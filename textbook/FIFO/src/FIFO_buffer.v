==> flow/design.v <==
module fifo(clk,rst_n,write_en,read_en,data_in,empty,full,data_out);
input clk;
input rst_n;
input write_en;
input read_en;
input [7:0] data_in;
output empty;
output full;
output  reg [7:0] data_out;
reg [7:0] data  [0:15];
reg [4:0] wr_point;
reg [4:0] rd_point;
wire [4:0] wr_gray_point;
wire [4:0] rd_gray_point;
assign wr_gray_point = wr_point ^ (wr_point>>1);
assign rd_gray_point = rd_point ^ (rd_point>>1);
assign empty = (wr_gray_point == rd_gray_point) ? 1 : 0;
assign full =  (wr_gray_point[2:0] == rd_gray_point[2:0]
                && wr_gray_point[4] == !rd_gray_point[4]
                && wr_gray_point[3] == !rd_gray_point[3] ) ? 1 : 0 ;
always@(posedge clk or negedge rst_n)
if(!rst_n)
        wr_point <= 5'b0_0000;
else if (write_en && !full)
        begin
        if(wr_point < 5'b1_1111)
        wr_point <= wr_point + 1'b1;
        else
        wr_point <= 5'b0_0000;
        end
else
        wr_point <= wr_point;
always@(posedge clk or negedge rst_n)
if(!rst_n)
        rd_point <= 5'd0;
else if (read_en && !empty)
        begin
        if(rd_point <5'b1_1111)
        rd_point <= rd_point + 1'b1;
        else
        rd_point <= 5'b0_0000;
        end
else
        rd_point <= rd_point;
always@(posedge clk)
if(write_en && !full)
data[wr_point] <= data_in;
else
data[wr_point] <= data[wr_point];
always@(posedge clk or negedge rst_n)
if(!rst_n)
data_out <= 8'h00;
else if(read_en && !empty)
data_out <= data[rd_point];
else
data_out <= 8'h00;
endmodule
; ---- From RTL to reports: fifo
; The steps from the RTL of fifo to its reports follow in flow order.
; Lines are those of the file above, counted from 1.
; Operators carry their Yosys type and port widths (W data, S select, Z words).
; Cell names lack the library's common part.
; Not given: --
[design]
top_module = fifo
clock_port = clk
lib = sky130hd
pvt_corner = tt_025C_1v80

; ---- After elaboration
; Counts by Yosys on the flattened word-level netlist (proc, flatten, opt, wreduce; memories kept). Register bits leave out memories and registers merged into their read ports (data or address); mux counts leave out enables and synchronous resets folded into registers. Print and check cells are left out. Cells with the same type and inputs are merged into one.
; Memory sizes are those after Yosys's memory passes, which may raise the word count (mostly to a power of two), join words into wider ones and drop unused or constant bits.
[bits]
reg_bits = 18
ram_bits = 128
n_memories = 1
in_bits = 12
[memory_table]
columns = name, words, word_bits, rd, write_ports, line
row1 = data, 16, 8, 1, 1, 10  ; reg [7:0] data  [0:15];
[op_classes]
n_addsub = 2
cmp = 2
n_eq = 5
n_mux = 10
n_logic = 3
n_reduce_logical = 9
[op_table]
columns = operator, count
row1 = $mux W8, 4
row2 = $add A5 B1 Y5 const B, 2
row3 = $xor A5 B4 Y5, 2
row4 = $lt A5 B5 Y1 const B, 2
row5 = $mux W5, 2
row6 = $eq A5 B5 Y1, 1
row7 = $logic_and A1 B1 Y1, 4
row8 = $logic_not A1 Y1, 4
row9 = $mux W1, 4
row10 = $eq A3 B3 Y1, 1
row11 = $eq A1 B1 Y1, 2
row12 = $reduce_and A2 Y1, 1
row13 = $ne A1 B1 Y1 const B, 1
row14 = $or A1 B1 Y1, 1

; ---- Longest topological paths
; Yosys ltp: most cells in a row. Word level: on the elaborated netlist, between registers, memories and ports. Mapped: between sequential cells and ports; inverters and the memories' decode and read muxes count.
[logic_depth]
depth_word = 11
ABC_AREA = 0
mapped_depth = 7

; ---- After synthesis
; Yosys stat after the flow's synthesis: flattened, memories mapped to cells. It holds for the ABC_AREA given above (unset counts as 0); a run with the other value may have another netlist.
[types]
columns = cell, count, type_area_um2
row1 = edfxtp_1, 128, 3.84E+03
row2 = mux4_2, 28, 630.605
row3 = dfrtp_1, 18, 450.432
row4 = ha_1, 14, 175.168
row5 = and3_1, 17, 106.352
row6 = mux4_1, 4, 105.101
row7 = o22ai_1, 10, 62.56
row8 = xnor2_1, 5, 43.792
row9 = nand2_1, 11, 41.29
row10 = nand3_1, 7, 35.034
row11 = nor3_1, 7, 35.034
row12 = inv_1, 9, 33.782
row13 = xnor2_2, 2, 32.531
row14 = a31oi_1, 5, 31.28
row15 = a22oi_1, 4, 30.029
row16 = buf_4, 3, 22.522
row17 = buf_6, 2, 22.522
row18 = mux2_2, 2, 22.522
; Other cell types: 21; their cells: 32.
[synth_totals]
cells = 308
yosys_area_um2 = 5978.2
seq_area_um2 = 4294.1
flip_flops = 146

; ---- Timing after synthesis
; OpenSTA on the mapped netlist: ideal clock, no wires. The path of least setup slack (recovery checks aside). Input and output delay are each 20% of the period. Register names are those of the netlist, which keeps one name where synthesis merged equal registers.
[synth_path]
path_type = reg-to-reg
start = register wr_point[0]
end = memory data[15][0]
tclk_ps = 2490
setup_time_ps = 383
t_first_pin_ps = 0
arrival_ps = 1933
t_required_ps = 2107
slack_ps = 173
path_delay_ps = 2316
stages = 7
period_less_setup_slack_ps = 2317
; "path_delay_ps" = arrival - input delay + setup time.
; "stages": output pins that drive a net of the path, with the launching flip-flop's if there is one; two outputs of one cell count as two.
; "period_less_setup_slack_ps" is the clock period less the worst setup slack; recovery checks do not enter. This is arithmetic on one report: input and output delays are still those of the set period (20% each).
; Between the ends stands the longest chain of elaborated cells between them, by number of cells; it is not shown to be the way that was timed. Of several equally long chains one is given.
; Each line given opens the expression or statement behind the cell; cells for indexed reads and writes are added by Yosys, which also makes memories of some case tables.
; A register here has more assigning lines than the two given.
; Only ways into the end's enable, where the timed path ends, are counted here.
[synth_via]
path_cell_list = dfrtp_1 > inv_1 > ha_1 > xnor2_1 > nand3_1 > nor3_1 > nor3_1
elab_chain_len = 10
[synth_rtl]
columns = element, line
row1 = from (decl), 11  ; reg [4:0] wr_point;
row2 = from (assign), 27  ; wr_point <= wr_point + 1'b1;
row3 = from (assign), 32  ; wr_point <= wr_point;
row4 = $xor A5 B4 Y5, 15  ; assign wr_gray_point = wr_point ^ (wr_point>>1);
row5 = $eq A3 B3 Y1, 18  ; assign full =  (wr_gray_point[2:0] == rd_gray_point[2:0]
row6 = $logic_and A1 B1 Y1 (2 in a row), 18
row7 = $mux W1, 18
row8 = $logic_not A1 Y1, 46  ; if(write_en && !full)
row9 = $logic_and A1 B1 Y1, 46
row10 = $ne A1 B1 Y1, --
row11 = $reduce_and A2 Y1, --
row12 = $or A1 B1 Y1, --
row13 = to (decl), 10  ; reg [7:0] data  [0:15];
; Nets of the timed path that keep an RTL name, with a line that drives or declares them; the list need not be complete.
[synth_nets]
columns = signal, line
row1 = full, 18

; ---- Worst path after layout
; Path of least setup slack in the final report of record 1 (OpenROAD, finished layout, wires in). Where an end is a register, its clock arrival counts in the times.
; The path's times are printed in steps of 10 ps; the period is the one set.
[layout_path]
path_type = reg-to-output
start = register wr_point[2]
end = output empty
tclk_ps = 2980
out_delay_ps = 600
t_first_pin_ps = 410
arrival_ps = 2170
t_required_ps = 2380
slack_ps = 210
stages = 8
; Between the ends stands the longest chain of elaborated cells between them, by number of cells; it is not shown to be the way that was timed. Of several equally long chains one is given.
; A register here has more assigning lines than the two given.
[layout_via]
path_cell_list = dfrtp_1 > inv_1 > ha_1 > xnor2_1 > nand3_1 > buf_4 > nor2_1 > dlygate4sd2_1
elab_chain_len = 3
[layout_rtl]
columns = element, line
row1 = from (decl), 11  ; reg [4:0] wr_point;
row2 = from (assign), 27  ; wr_point <= wr_point + 1'b1;
row3 = from (assign), 32  ; wr_point <= wr_point;
row4 = $xor A5 B4 Y5, 15  ; assign wr_gray_point = wr_point ^ (wr_point>>1);
row5 = $eq A5 B5 Y1, 17  ; assign empty = (wr_gray_point == rd_gray_point) ? 1 : 0;
row6 = $mux W1, 17
row7 = to (decl), 7  ; output empty;

; Below are 2 stored runs of the flow (Yosys, OpenROAD; platform sky130hd) on fifo, each with its settings and what was measured, unordered. Constraints: input delay and output delay 20% of the set period each, output load 0.01 pF.
; By "timing.achieved_period_ps" is meant the clock period of the run minus its worst setup slack. This is arithmetic on one report: input and output delays are still those of the set period (20% each).
; "worst_setup_path_time_ps" means the part of the period allowed to the worst setup path (the constraints hold back 20% at inputs and 20% at outputs) less its slack; where the path has registers, the arrival times of their clocks count too.
; "total_power_mw": no workload was simulated; the value follows from the tool's default switching activity.
; "worst_setup_path_time_ps" is known to 10 ps.

[record 1: settings]
period_ns = 2.98
CORE_UTILIZATION = 42
CORE_MARGIN = 3
CELL_PAD_IN_SITES_GLOBAL_PLACEMENT = 3
GPL_ROUTABILITY_DRIVEN = 0
CTS_CLUSTER_SIZE = 61
SLEW_MARGIN = 20
MAX_ROUTING_LAYER = met5
CAP_MARGIN = 20
[record 1: results]
yosys.chip_area_um2 = 5978.2
total_die_area_um2 = 15701.3
finish.stdcell_area_um2 = 6951.7
finish.utilization_pct = 51.3
final_setup_ws_ps = 209
setupTns_ps = 0
total_power_mw = 7.007
timing.achieved_period_ps = 2771
worst_setup_path_time_ps = 2170
critical_path_type = reg-to-output

[record 2: settings]
period_ns = 2.47
SETUP_SLACK_MARGIN = 0.38
CAP_MARGIN = 20
CORE_MARGIN = 2
CORE_UTILIZATION = 40
SLEW_MARGIN = 20
[record 2: results]
yosys.chip_area_um2 = 5978.2
total_die_area_um2 = 15939.1
finish.stdcell_area_um2 = 7458.4
finish.utilization_pct = 51.1
final_setup_ws_ps = 204
setupTns_ps = 0
total_power_mw = 9.350
timing.achieved_period_ps = 2266
worst_setup_path_time_ps = 1770
critical_path_type = reg-to-output
