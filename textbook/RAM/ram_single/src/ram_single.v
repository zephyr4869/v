==> flow/design.v <==
`timescale 1ns / 1ps 
module ram_single(
    input                               clk                        ,
    input [2:0] addm,
    input cs_n,
    input we_n,
    input [7:0] din,
    output [7:0] dout         
    );
reg [7:0] dout ;
reg [7:0]raml[7:0] ;     
    always @(posedge clk )           
        begin                                        
            if(cs_n)
                dout <= 8'bz;                               
            else if(we_n) 
            begin
                dout <= raml[addm];
            end                               
            else                   
            raml[addm] <=   din;                   
        end                                                                                                 
endmodule                                                          
; Step by step through the tools: ram_single
; Tool output for the design above, in the order of the flow.
; Line numbers count from 1 in the design file above.
; Library cell names are shortened.
; The mark n/a stands for no value.
[setup]
top = ram_single
clk_port = clk
library = sky130hd
lib_corner = tt_025C_1v80

; Word-level counts
; Source: Yosys, flattened and elaborated, memories not mapped. Widths are those after wreduce. Registers that Yosys merges into a memory's read port (data or address) are not register bits. Print and check cells do not count. Equal cells are merged and count once.
; Yosys's memory passes give these memory sizes; they may raise the number of words (mostly to a power of two), join words into wider ones and drop unused or constant bits.
[bits]
ff_bits = 8
word_cells = 11
ram_bits = 64
output_inout_bits = 8
mem_count = 1
input_bits = 14
[memory_table]
columns = name, size, width, rd, write_ports, line
row1 = raml, 8, 8, 1, 1, 11  ; reg [7:0]raml[7:0] ;
[op_classes]
n_reduce_logical = 1
mux = 8
[op_table]
columns = operator, n
row1 = 8-bit 2-to-1 mux, 4
row2 = 3-bit 2-to-1 mux, 2
row3 = 2-bit nonzero test, 1
row4 = 1-bit 2-to-1 mux, 2

; Depth
; Depth = most cells in a row (Yosys ltp): at word level without a register or memory, in the mapped netlist without a sequential cell, where the memories' decode and read muxes count.
[logic_depth]
word_depth = 2
ABC_AREA = 0
mapped_depth = 7
mapped_depth_nobuf = 4

; After synthesis
; Yosys stat after the flow's synthesis: flattened, memories mapped to cells. It holds for the ABC_AREA given above (unset counts as 0); a run with the other value may have another netlist.
[by_type]
columns = type, n, type_area_um2
row1 = edfxtp_1, 72, 2.16E+03
row2 = mux4_1, 8, 210.202
row3 = mux2_2, 9, 101.347
row4 = mux2i_1, 5, 50.048
row5 = nand2_1, 7, 26.275
row6 = buf_2, 5, 25.024
row7 = a22oi_1, 3, 22.522
row8 = nand3b_1, 3, 22.522
row9 = nor2_1, 6, 22.522
row10 = o21ai_0, 4, 20.019
row11 = buf_4, 2, 15.014
row12 = a31oi_1, 2, 12.512
row13 = and3_1, 2, 12.512
row14 = buf_6, 1, 11.261
row15 = a21oi_1, 2, 10.01
row16 = a221o_1, 1, 10.01
row17 = nand3_1, 2, 10.01
row18 = nor3_1, 2, 10.01
; Not listed: further types 10, cells in them 10.
[mapped]
mapped_cells = 146
seq_area_um2 = 2162.1
n_buf = 9
synth_area_um2 = 2819.0
ff_cells = 72

; Worst setup path after synthesis
; Path of least setup slack by OpenSTA after synthesis, without wires, with an ideal clock, recovery checks aside; 20% of the period is set as input and as output delay. Where synthesis merged equal registers, the netlist keeps one of their names.
[synth_timing]
path_type = input to register
startpoint = in addm[1]
endpoint = mem raml[0][0]
arrival_ns = 1.895
driving_pins = 4
required_time_ns = 2.085
in_delay_ns = 0.496
path_buffers = 3
t_first_pin_ns = 0.496
period_ns = 2.48
slack_ns = 0.191
path_delay_ns = 1.794
setup_ns = 0.395
period_less_setup_slack_ns = 2.289
; "path_delay_ns" is the arrival time less input delay plus setup time.
; "driving_pins" counts driving pins, that of a launching flip-flop among them; a cell with two outputs on the path counts twice.
; "period_less_setup_slack_ns" is the clock period less the worst setup slack; recovery checks do not enter. This is arithmetic on one report: input and output delays are still those of the set period (20% each).
; Between the ends stands the longest chain of elaborated cells between them, by number of cells; it is not shown to be the way that was timed. Of several equally long chains one is given.
; A line is the first line of the expression or statement that the cell stems from. Yosys adds cells for indexed reads and writes and turns some case tables into memories.
[synth_between]
cell_sequence = buf_2 buf_2 buf_2 nor4_1
elab_chain_len = 2
cone_cells = 2
lines_between = 2
classes_between = 2 x mux
[synth_rtl]
columns = element, line
row1 = start: declaration, 4  ; input [2:0] addm,
row2 = 3-bit 2-to-1 mux, 16  ; else if(we_n)
row3 = 3-bit 2-to-1 mux, 14  ; if(cs_n)
row4 = end: declaration, 11  ; reg [7:0]raml[7:0] ;

; Timing after layout
; From the final timing report of job 2: the path of least setup slack in the routed layout; clock arrival at registers is part of the times.
[layout_timing]
path_type = register to output
startpoint = reg dout[6]
endpoint = out dout[6]
slack_ns = 0.28
t_first_pin_ns = 0.34
required_time_ns = 1.48
period_ns = 1.85
driving_pins = 2
arrival_ns = 1.20
path_buffers = 1
out_delay_ns = 0.37
[layout_between]
cell_sequence = edfxtp_1 clkdlybuf4s50_1
elab_chain_len = 0
cone_cells = 0
lines_between = 0
[layout_rtl]
columns = element, line
row1 = start: declaration, 8  ; output [7:0] dout
row2 = start: assignment, 15  ; dout <= 8'bz;
row3 = start: assignment, 18  ; dout <= raml[addm];
row4 = end: declaration, 8

; Module ram_single, platform sky130hd: 2 stored runs of the flow (Yosys, OpenROAD) with differing settings, in no particular order. Input and output delays are each 20% of the period that was set; the output load is 0.01 pF.
; By "clock_period_reached_ns" is meant the clock period of the run minus its worst setup slack. This is arithmetic on one report: input and output delays are still those of the set period (20% each).
; "worst_path_ns" is the time allowed to the run's worst setup path (the clock period less input and output delay, where it has them) less its slack. Clock arrival times count: a late capture clock shortens it, a late launch clock lengthens it.
; By "final_power_mw" is meant OpenSTA's value without simulated activity: inputs other than the clock are taken to toggle once in ten clock periods, and the tool carries that through the logic.

[job 1: settings]
period_ns = 2.53
CORE_UTILIZATION = 65
PLACE_DENSITY = 0.57
HOLD_SLACK_MARGIN = 0.12
CORE_ASPECT_RATIO = 1.12
CELL_PAD_IN_SITES_GLOBAL_PLACEMENT = 3
ABC_AREA = 0
GPL_TIMING_DRIVEN = 1
CAP_MARGIN = 20
CORE_MARGIN = 2
SLEW_MARGIN = 20
[job 1: results]
outcome = unfinished; error GPL-0301 in placement

[job 2: settings]
period_ns = 1.85
CORE_UTILIZATION = 66
SETUP_SLACK_MARGIN = 0.25
PLACE_DENSITY_LB_ADDON = 0.23
GPL_ROUTABILITY_DRIVEN = 0
MIN_ROUTING_LAYER = met2
CAP_MARGIN = 20
CORE_MARGIN = 2
SLEW_MARGIN = 20
[job 2: results]
setup_worst_slack_ns = 0.281
yosys_chip_area_um2 = 2819.0
utilization_frac = 0.908
final_hold_ws_ns = 0.675
final_power_mw = 3.371
design.die.area_um2 = 4810.1
tns_ns = 0.000
clock_period_reached_ns = 1.569
worst_path_ns = 1.20
critical_path_type = register to output
final_cell_area_um2 = 3686.0
